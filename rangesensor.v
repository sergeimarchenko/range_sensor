==> flow/design.v <==
module rangesensor #(parameter DEVICES = 2)
(
                   input  wire                   clk,
                   input  wire                   rx, 
                   input  wire [DEVICES-1:0]     echo,
                   output wire                   tx,
                   output wire [DEVICES-1:0]     trigger,
                   output wire [DEVICES*7-1:0]   segments,
                   output wire [DEVICES*4-1:0]   digit_num
);
wire[DEVICES*4-1:0] digit1;
wire[DEVICES*4-1:0] digit2;
wire[DEVICES*4-1:0] digit3;
wire[DEVICES*4-1:0] digit4;
wire[DEVICES*8-1:0] range;
reg rst;
reg [3:0]rst_delay = 0;
always @(posedge clk)
	rst_delay <= { rst_delay[2:0], 1'b1 };
always @*
  rst = ~rst_delay[3];
uart #(.DEVICES(DEVICES)) uart_inst(
                           .clk(clk),
                           .rx(rx), 
                           .tx(tx),
                           .data_send(range));
genvar i;
generate 
    for (i = 0; i < DEVICES; i = i + 1) begin : loopname
      ranging_module pulse_num(clk,
                               echo[i],
                               rst,
                               trigger[i],
                               digit1[(i+1)*4-1:i*4],
                               digit2[(i+1)*4-1:i*4],
                               digit3[(i+1)*4-1:i*4],
                               digit4[(i+1)*4-1:i*4],
                               range[(i+1)*8-1:i*8]);
      indicator indicator(clk,
                          digit1[(i+1)*4-1:i*4],
                          digit2[(i+1)*4-1:i*4],
                          digit3[(i+1)*4-1:i*4],
                          digit4[(i+1)*4-1:i*4],
                          segments[(i+1)*7-1:i*7],
                          digit_num[(i+1)*4-1:i*4]);
    end
endgenerate  
endmodule
module ranging_module(
                    input wire       clk,
                    input wire       echo,
                    input wire       rst,
                    output reg       trigger,
                    output wire      digit1,
                    output wire[3:0] digit2,
                    output wire[3:0] digit3,
                    output wire[3:0] digit4,
                    output wire[7:0] range
);
parameter [1:0] START          = 2'b00,
                TRIG           = 2'b01,
                ECHO_LISTENING = 2'b11,
                ECHO_COUNT     = 2'b10;
reg[1:0] state;
reg[26:0] counter;
reg[7:0] pulse_width;
reg[8:0] pulse_counter;
reg[7:0] cm_counter;
reg       enable_count;
reg [8:0] clock_reg2;
initial clock_reg2 = 9'b0;
reg [3:0] digit1_reg;
initial digit1_reg = 4'd0;
reg [3:0] digit2_reg;
initial digit2_reg = 4'd0;
reg [3:0] digit3_reg;
initial digit3_reg = 4'd0;
reg [3:0] digit4_reg;
initial digit4_reg = 4'd0;
reg [3:0] cnt1;
initial cnt1 = 4'd0;
reg [3:0] cnt2;
initial cnt2 = 4'd0;
reg [3:0] cnt3;
initial cnt3 = 4'd0;
reg [3:0] cnt4;
initial cnt4 = 4'd0;
always @(posedge clk)
begin
   if (rst) begin
      pulse_counter <= 1'b0;
      cm_counter <= 1'b0;
   end
   else if (enable_count == 1'b1) begin
      pulse_counter <= pulse_counter + 1'b1;
      if(pulse_counter == 9'b1_0010_0100)  
         cm_counter <= cm_counter + 1'b1;
   end
   else begin
      pulse_counter <= 'b0;
      cm_counter <= 1'b0;
   end
   if(rst)
      begin
         counter <= 1'b0;
         trigger <= 1'b0;
         state <= START;
      end
   else if(counter != 0)
      counter <= counter - 1'b1;
  case(state)
  START:
   begin
      pulse_counter <= 1'b0;
      enable_count <= 1'b0;
      counter <= 23'b100_1100_0100_1011_0100_0000;  
      state <= TRIG;
   end
  TRIG:
   begin
      if(counter == 0)
         begin
            trigger <= 1'b1;
            counter <= 10'b10_1110_1110; 
            state <= ECHO_LISTENING;
         end
   end
  ECHO_LISTENING:
   begin
      if(counter == 0)
         begin
            trigger <= 1'b0;
            if(prev_echo == 1'b0 && echo == 1'b1)
            begin
               counter <= 23'b100_1100_0100_1101_1010_0000;
               state <= ECHO_COUNT;
            end
         end
   end
  ECHO_COUNT:
   begin
      enable_count <= 1'b1;
      if(prev_echo == 1'b1 && echo == 1'b0)
         begin
            pulse_width <= cm_counter;
            state <= START;
         end
      else if(counter == 0)
         state <= START;
   end  
  default:
   begin
      enable_count <= 1'b0;
      trigger <= 1'b0;
      state <= START;
   end
  endcase
  end
reg prev_echo;
always @(posedge clk)
begin
    prev_echo <= echo;
end
always @(posedge clk)
begin
   clock_reg2 <= clock_reg2 + 1'b1;
   if(prev_echo == 1'b0 && echo == 1'b1)
   begin
      clock_reg2 <= 9'b0;
      cnt1 <= 4'd0;
      cnt2 <= 4'd0;
      cnt3 <= 4'd0;
      cnt4 <= 4'd0;
   end
 if(clock_reg2 == 9'b100100100) 
 begin
     clock_reg2 <= 9'b0;
     if(cnt1 != 9) begin
      cnt1 <= cnt1 + 1'd1;
     end 
     else if(cnt2 != 9) begin
       cnt1 <= 1'd0;
       cnt2 <= cnt2 + 1'd1;
     end
     else if(cnt3 != 9) begin
       cnt2 <= 1'd0;
       cnt3 <= cnt3 + 1'd1;
     end
     else begin
       cnt3 <= 1'd0;
       cnt4 <= cnt4 + 1'd1;
      end
end
if(prev_echo == 1'b1 && echo == 1'b0)
 begin
   digit1_reg <= cnt1;
   digit2_reg <= cnt2;
   digit3_reg <= cnt3;
   digit4_reg <= cnt4;
 end
end
assign digit1 = digit1_reg;
assign digit2 = digit2_reg;
assign digit3 = digit3_reg;
assign digit4 = digit4_reg;
assign range = pulse_width;
endmodule
module indicator(input wire clock,
                 input wire[3:0] digit1,
                 input wire[3:0] digit2,
                 input wire[3:0] digit3,
                 input wire[3:0] digit4,
                 output wire[6:0] segments,
                 output wire[3:0] digit_num
);
reg[6:0] segments_reg;
initial segments_reg = 7'b0000000;
assign segments = segments_reg;
reg [15:0] div;                 
reg strob_100hz; 
reg[3:0]data; 
initial data = 4'd6;
reg[3:0] digit_num_reg;
initial digit_num_reg = 4'b0111;
assign digit_num = digit_num_reg;
wire [3:0] digits[4:0];
assign digits[0] = digit1;
assign digits[1] = digit2;
assign digits[2] = digit3;
assign digits[3] = digit4;
always @ (posedge clock) begin
    if (strob_100hz) begin
        digit_num_reg <= {digit_num_reg [2:0], digit_num_reg[3]};
    end
end
always @(posedge clock) begin
  case(data)
   4'd0:  segments_reg <= 7'b0111111;
   4'd1:  segments_reg <= 7'b0000110;
   4'd2:  segments_reg <= 7'b1011011;
   4'd3:  segments_reg <= 7'b1001111;
   4'd4:  segments_reg <= 7'b1100110;
   4'd5:  segments_reg <= 7'b1101101;
   4'd6:  segments_reg <= 7'b1111101;
   4'd7:  segments_reg <= 7'b0000111;
   4'd8:  segments_reg <= 7'b1111111;
   4'd9:  segments_reg <= 7'b1101111;
  endcase
end
always @ (posedge clock) begin
    if (div == 50000) begin
        div <= 0;
        strob_100hz <= 1'b1;
    end else begin
        strob_100hz <= 1'b0;
        div <= div+ 1'b1;
    end
end
reg[2:0] i;
always @ (posedge clock)
begin
        for (i=1'b0; i<3'd4; i=i+1'b1) begin
            if (!digit_num_reg[i]) begin
               data <= digits[i];
            end
         end
end
endmodule
module reciver #(parameter CLKS_PER_BIT = 5208)
  (
   input        clk,
   input        rx,
   output       done,
   output [7:0] data
   );
   parameter IDLE      = 3'b000,
             START_BIT = 3'b001,
             DATA_BITS = 3'b010,
				 STOP_BIT  = 3'b011,
				 CLEANUP   = 3'b100;
   reg   rx_rega = 1'b1;
   reg   rx_reg  = 1'b1;
   reg [2:0]    state     = 3'b0;
   reg [31:0]   clk_count = 8'b0;
   reg [2:0]    bit_indx  = 3'b0;
   reg [7:0]    data_reg  = 8'b0;
   reg          done_reg  = 1'b0;
   assign data = data_reg;
   assign done = done_reg;
   always @(posedge clk)
     begin
       rx_rega <= rx;
       rx_reg  <= rx_rega;
     end
    always @(posedge clk)
    begin
      case (state)
        IDLE :
          begin
            done_reg  <= 0;
            clk_count <= 0;
            bit_indx  <= 0;
            if (rx_reg == 1'b0)           
              state <= START_BIT;
            else
              state <= IDLE;
          end
        START_BIT :
          begin
            if (clk_count == (CLKS_PER_BIT-1)/2)
              begin
                if (rx_reg == 1'b0)
                  begin
                    clk_count <= 0;   
                    state     <= DATA_BITS;
                  end
                else
                  state <= IDLE;
              end
            else
              begin
                clk_count <= clk_count + 1;
                state     <= START_BIT;
              end
          end  
        DATA_BITS :
          begin
            if (clk_count < CLKS_PER_BIT-1)
              begin
                clk_count <= clk_count + 1;
                state     <= DATA_BITS;
              end
            else
              begin
                clk_count          <= 0;
                data_reg[bit_indx] <= rx_reg;
                if (bit_indx < 7)
                  begin
                    bit_indx <= bit_indx + 1'b1;
                    state    <= DATA_BITS;
                  end
                else
                  begin
                    bit_indx <= 0;
                    state    <= STOP_BIT;
                  end
              end
          end  
        STOP_BIT :
          begin
            if (clk_count < CLKS_PER_BIT-1)
              begin
                clk_count <= clk_count + 1;
                state     <= STOP_BIT;
              end
            else
              begin
                clk_count <= 0;
                done_reg  <= 1;
                state     <= CLEANUP;
              end
          end  
        CLEANUP :
          begin
            state <= IDLE;
          end
        default :
          state <= IDLE;
      endcase
    end 
 endmodule 
module transmitter#(parameter CLKS_PER_BIT = 87)
  (
   input       clk,
	input       enable,
   input [7:0] data, 
   output reg  tx,
   output      done
   );
	parameter IDLE      = 3'b000,
             START_BIT = 3'b001,
             DATA_BITS = 3'b010,
				 STOP_BIT  = 3'b011,
				 CLEANUP   = 3'b100;
   reg [2:0]    state     = 3'b0;
   reg [31:0]   clk_count = 8'b0;
   reg [2:0]    bit_indx  = 3'b0;
   reg [7:0]    data_reg  = 8'b0;
   reg          done_reg  = 1'b0;
   assign done = done_reg;
   always @(posedge clk)
    begin
      case (state)
        IDLE:
          begin
            tx        <= 1'b1;          
            done_reg  <= 1'b0;
            clk_count <= 0;
            bit_indx  <= 0;
            if (enable == 1'b1)
              begin
                data_reg   <= data;
                state      <= START_BIT;
              end
            else
              state <= IDLE;
          end  
        START_BIT:
          begin
            tx <= 1'b0;
            if (clk_count < CLKS_PER_BIT-1)
              begin
                clk_count <= clk_count + 1;
                state     <= START_BIT;
              end
            else
              begin
                clk_count <= 0;
                state <= DATA_BITS;
              end
          end  
        DATA_BITS:
          begin
            tx <= data_reg[bit_indx];
            if (clk_count < CLKS_PER_BIT-1)
              begin
                clk_count <= clk_count + 1;
                state     <= DATA_BITS;
              end
            else
              begin
                clk_count <= 1'b0;
                if (bit_indx < 7)
                  begin
                    bit_indx <= bit_indx + 1'b1;
                    state    <= DATA_BITS;
                  end
                else
                  begin
                    bit_indx <= 0;
                    state    <= STOP_BIT;
                  end
              end
          end  
        STOP_BIT:
          begin
            tx <= 1'b1;
            if (clk_count < CLKS_PER_BIT-1)
              begin
                clk_count <= clk_count + 1;
                state     <= STOP_BIT;
              end
            else
              begin
                done_reg     <= 1'b1;
                clk_count    <= 0;
                state        <= CLEANUP;
              end
          end  
        CLEANUP:
          begin
            done_reg <= 1'b0;
            state    <= IDLE;
          end
        default :
          state <= IDLE;
      endcase
    end
endmodule
module uart #(parameter DEVICES = 2)
   (
    input  wire                clk,
    input  wire                rx,
    input  wire[DEVICES*8-1:0] data_send,
    output wire                tx
    );
   parameter c_CLKS_PER_BIT = 5208;
   wire [7:0] data_rx;
	wire done_rx;
   reciver #(.CLKS_PER_BIT(c_CLKS_PER_BIT)) reciver_inst 
   (
		.clk(clk), 
		.rx(rx), 
		.done(done_rx), 
		.data(data_rx)
	);
   reg[7:0] data_tx;
   reg      enable;
	wire done_tx;
   transmitter #(.CLKS_PER_BIT(c_CLKS_PER_BIT)) transmitter_inst 
   (
		.clk(clk), 
		.enable(enable), 
		.data(data_tx), 
		.tx(tx), 
		.done(done_tx)
	);
   reg[2:0] i = 1'b0;
   always @(posedge clk)
    begin
         data_tx <= data_send[i*8+:8];
         enable <= 1; 
         if(done_tx)
            i <= i + 1'b1;
         if(i == DEVICES)
            i <= 1'b0;
    end
endmodule
# == Step by step through the tools: rangesensor ==
# What the tools print for rangesensor, step after step.
# Line numbers count from 1 in the design file above.
# A cell with n/a has no value.
# inputs
design,rangesensor
clock_port,clk
lib,sky130hd
lib_corner,tt_025C_1v80

# == Word level ==
# Source: Yosys, flattened and elaborated. Widths are those after wreduce. Registers that Yosys merges into a memory's read port (data or address) are not register bits. Print and check cells do not count. Equal cells are merged and count once.
# bits
regBits,317
inputBits,4
out_inout_bits,25
word_cells,263
# op_classes
n_eq,45
n_mux,99
bitwise,7
reduce_and_logical,34
cmp,2
shift,2
add_sub_neg,21
# ops
cell,n
27-bit 2-to-1 mux,10
4-bit 2-to-1 mux,46
27-bit parallel mux with 3-bit select,2
7-bit parallel mux with 10-bit select,2
32-bit parallel mux with 2-bit select,1
27-bit by 1-bit subtractor with 27-bit output with constant B,2
27-bit zero test,2
27-bit nonzero test,2
9-bit by 1-bit adder with 9-bit output with constant B,4
9-bit == test with constant B,4
16-bit by 1-bit adder with 16-bit output with constant B,2
16-bit == test with constant B,2
32-bit by 1-bit adder with 32-bit output with constant B,1
32-bit by 13-bit < comparator with 1-bit output with constant B,1
4-bit by 1-bit adder with 4-bit output with constant B,8
4-bit by 3-bit == test with 1-bit output with constant B,8
4-bit inequality test with constant B,8
32-bit 2-to-1 mux,1
2-bit 2-to-1 mux,13
10-bit nonzero test,2
16-bit by 7-bit variable part select with 8-bit output,1
4-bit by 2-bit == test with 1-bit output with constant B,4
4-bit == test with constant B,4
8-bit by 1-bit adder with 8-bit output with constant B,2
2-bit parallel mux with 4-bit select,2
2-bit AND reduction,6
3-bit parallel mux with 4-bit select,1
1-bit 2-to-1 mux,11
# Other operator kinds: 24; their cells: 58.

# == Depth ==
# Yosys ltp: most cells in a row. Word level: on the elaborated netlist, between registers, memories and ports. Mapped: between sequential cells and ports; inverters and the memories' decode and read muxes count.
# logic_depth
word_depth,7
abc_area,0
ltp_mapped,10
mapped_depth_nobuf,8

# == Mapped cells and area ==
# Source: synth_stat.txt of the flow (Yosys; design flattened, memories mapped). It holds for the ABC_AREA given above (unset counts as 0); a run with the other value may have another netlist.
# mapped
seq_area_um2,7617.3
ffs,321
cells,1290
synth_area_um2,13477.9
n_buf,35
# by_type
type,n,type_area_um2
sky130_fd_sc_hd__dfxtp_1,202,4.04E+03
sky130_fd_sc_hd__edfxtp_1,119,3.57E+03
sky130_fd_sc_hd__xor2_1,75,656.88
sky130_fd_sc_hd__nor2_1,158,593.069
sky130_fd_sc_hd__xnor2_1,53,464.195
sky130_fd_sc_hd__ha_1,32,400.384
sky130_fd_sc_hd__o21ai_0,78,390.374
sky130_fd_sc_hd__nand3_1,66,330.317
sky130_fd_sc_hd__nand2_1,82,307.795
sky130_fd_sc_hd__a21oi_1,34,170.163
sky130_fd_sc_hd__mux2i_1,17,170.163
sky130_fd_sc_hd__nand2b_1,27,168.912
sky130_fd_sc_hd__and3_1,26,162.656
sky130_fd_sc_hd__inv_1,40,150.144
sky130_fd_sc_hd__nor4_1,24,150.144
sky130_fd_sc_hd__nand4_1,23,143.888
sky130_fd_sc_hd__nor2b_1,23,143.888
sky130_fd_sc_hd__clkbuf_1,31,116.362
# Not listed: further types 47, cells in them 180.
# By module: a second synthesis without flattening, with its own total; a netlist apart from the flattened one above.
# unflattened
cells_unflattened,1314
hier_area_um2,13810.7
# Rows give one instance, submodules left out.
# by_module
module,seq_area_um2,area_um2,instances,cells
ranging_module,2162.1,4169.0,2,431
indicator,790.8,1432.6,2,129
transmitter (CLKS_PER_BIT=5208),1411.4,2079.5,1,145
uart (DEVICES=2),220.2,436.7,1,42
rangesensor,80.1,91.3,1,7

# == Worst setup path after synthesis ==
# Path of least setup slack by OpenSTA after synthesis, without wires, with an ideal clock, recovery checks aside; 20% of the period is set as input and as output delay. Where synthesis merged equal registers, the netlist keeps one of their names.
# synth_timing
path_type,input port to flip-flop
start,input port echo[1]
end,register loopname[1].pulse_num.pulse_width[0]
path_slack_ns,3.085
in_delay_ns,1.120
t_arrival_ns,2.183
setup_time_ns,0.332
required_time_ns,5.268
n_path_buf,0
t_first_pin_ns,1.120
clock_period_ns,5.6
stages,2
delay_ns,1.395
period_less_setup_slack_ns,2.515
# "delay_ns" = arrival - input delay + setup time.
# "stages": output pins that drive a net of the path, with the launching flip-flop's if there is one; two outputs of one cell count as two.
# "period_less_setup_slack_ns" is the clock period less the worst setup slack; recovery checks do not enter. This is arithmetic on one report: input and output delays are still those of the set period (20% each).
# The rows between start and end are the longest chain of elaborated cells between them; the timing report does not say that the signal goes this way. Where chains are equally long, one stands for them.
# A line is the first line of the expression or statement that the cell stems from. Yosys adds cells for indexed reads and writes and turns some case tables into memories.
# synth_between
cell_sequence,sky130_fd_sc_hd__nor2b_1 sky130_fd_sc_hd__and2_1
elab_chain_cells,3
cells_between,3
cone_classes,1 x logic; 2 x reduce/logical
# synth_rtl
element,line_no,source
start: declaration,5,"input  wire [DEVICES-1:0]     echo,"
1-bit NOT,143,if(prev_echo == 1'b1 && echo == 1'b0)
1-bit logical AND,143,
2-bit AND reduction,n/a,
end: assignment,145,pulse_width <= cm_counter;
end: declaration,66,reg[7:0] pulse_width;

# == Timing after layout ==
# From the final timing report of stored run 1: the path of least setup slack in the routed layout; clock arrival at registers is part of the times.
# layout_timing
path_type,flip-flop to flip-flop
start,register loopname[1].pulse_num.counter[4]
end,register loopname[1].pulse_num.counter[4]
n_path_buf,1
setup_time_ns,0.13
path_slack_ns,0.31
t_arrival_ns,3.00
required_time_ns,3.32
clock_period_ns,2.94
t_first_pin_ns,0.51
stages,8
# The rows between start and end are the longest chain of elaborated cells between them; the timing report does not say that the signal goes this way. Where chains are equally long, one stands for them.
# At most two assigning lines are given for a register; there are more.
# layout_between
cell_sequence,sky130_fd_sc_hd__dfxtp_1 sky130_fd_sc_hd__nor4_1 sky130_fd_sc_hd__nand3_1 sky130_fd_sc_hd__nor3_1 sky130_fd_sc_hd__buf_4 sky130_fd_sc_hd__o21ai_0 sky130_fd_sc_hd__nand2b_1 sky130_fd_sc_hd__nor2_1
elab_chain_cells,6
cells_between,9
cone_classes,1 x add/sub; 6 x mux; 2 x reduce/logical
# layout_rtl
element,line_no,source
start: declaration,65,reg[26:0] counter;
start: assignment,105,counter <= 1'b0;
start: assignment,110,counter <= counter - 1'b1;
27-bit by 1-bit subtractor with 27-bit output,110,
27-bit 2-to-1 mux,109,else if(counter != 0)
27-bit 2-to-1 mux,103,if(rst)
27-bit 2-to-1 mux,133,if(prev_echo == 1'b0 && echo == 1'b1)
27-bit 2-to-1 mux,130,if(counter == 0)
27-bit parallel mux with 3-bit select,111,case(state)
end: assignment,110,
end: assignment,116,counter <= 23'b100_1100_0100_1011_0100_0000;
end: declaration,65,

# Design rangesensor on sky130hd. What follows are 2 stored runs of the flow, each under its own settings; their order means nothing. The constraints put input and output delay at 20% of the set period each and load the outputs with 0.01 pF.
# "timing.achieved_period_ns" is the run's clock period less its worst setup slack. It is reckoned from that one timing run; input and output delays stay at 20% of the period that was set.
# By "worstPathTime_ns" is meant the share of the clock period that the worst setup path is allowed (20% is reserved at inputs, 20% at outputs), minus its slack. Clock arrival times at its registers enter into it.
# By "totalPower_uw" is meant OpenSTA's value without simulated activity: inputs other than the clock are taken to toggle once in ten clock periods, and the tool carries that through the logic.
# Settings: - = not set for that run.
# Results: - = not shown.
run,period_ns,CORE_UTILIZATION,CAP_MARGIN,CORE_MARGIN,SLEW_MARGIN,PLACE_DENSITY_LB_ADDON,CORE_ASPECT_RATIO,CELL_PAD_IN_SITES_DETAIL_PLACEMENT,CTS_CLUSTER_SIZE,CTS_CLUSTER_DIAMETER,synthesis_area_um2,die_footprint_um2,final_stdcell_area_um2,finalUtil_pct,setup_ws_ns,setupTns_ns,fin_hold_ws_ns,totalPower_uw,timing.achieved_period_ns,worstPathTime_ns,path_kind
stored run 1,2.94,65,20,2,20,-,-,-,-,-,13477.9,21902.5,15285.9,75.3,0.312,0.000,0.326,13287,2.628,2.63,flip-flop to flip-flop
stored run 2,3.13,61,20,2,15,0.24,1.13,2,64,83,-,-,-,-,-,-,-,-,-,-,-
# Stored run 2: did not finish, placement stopped with DPL-0033
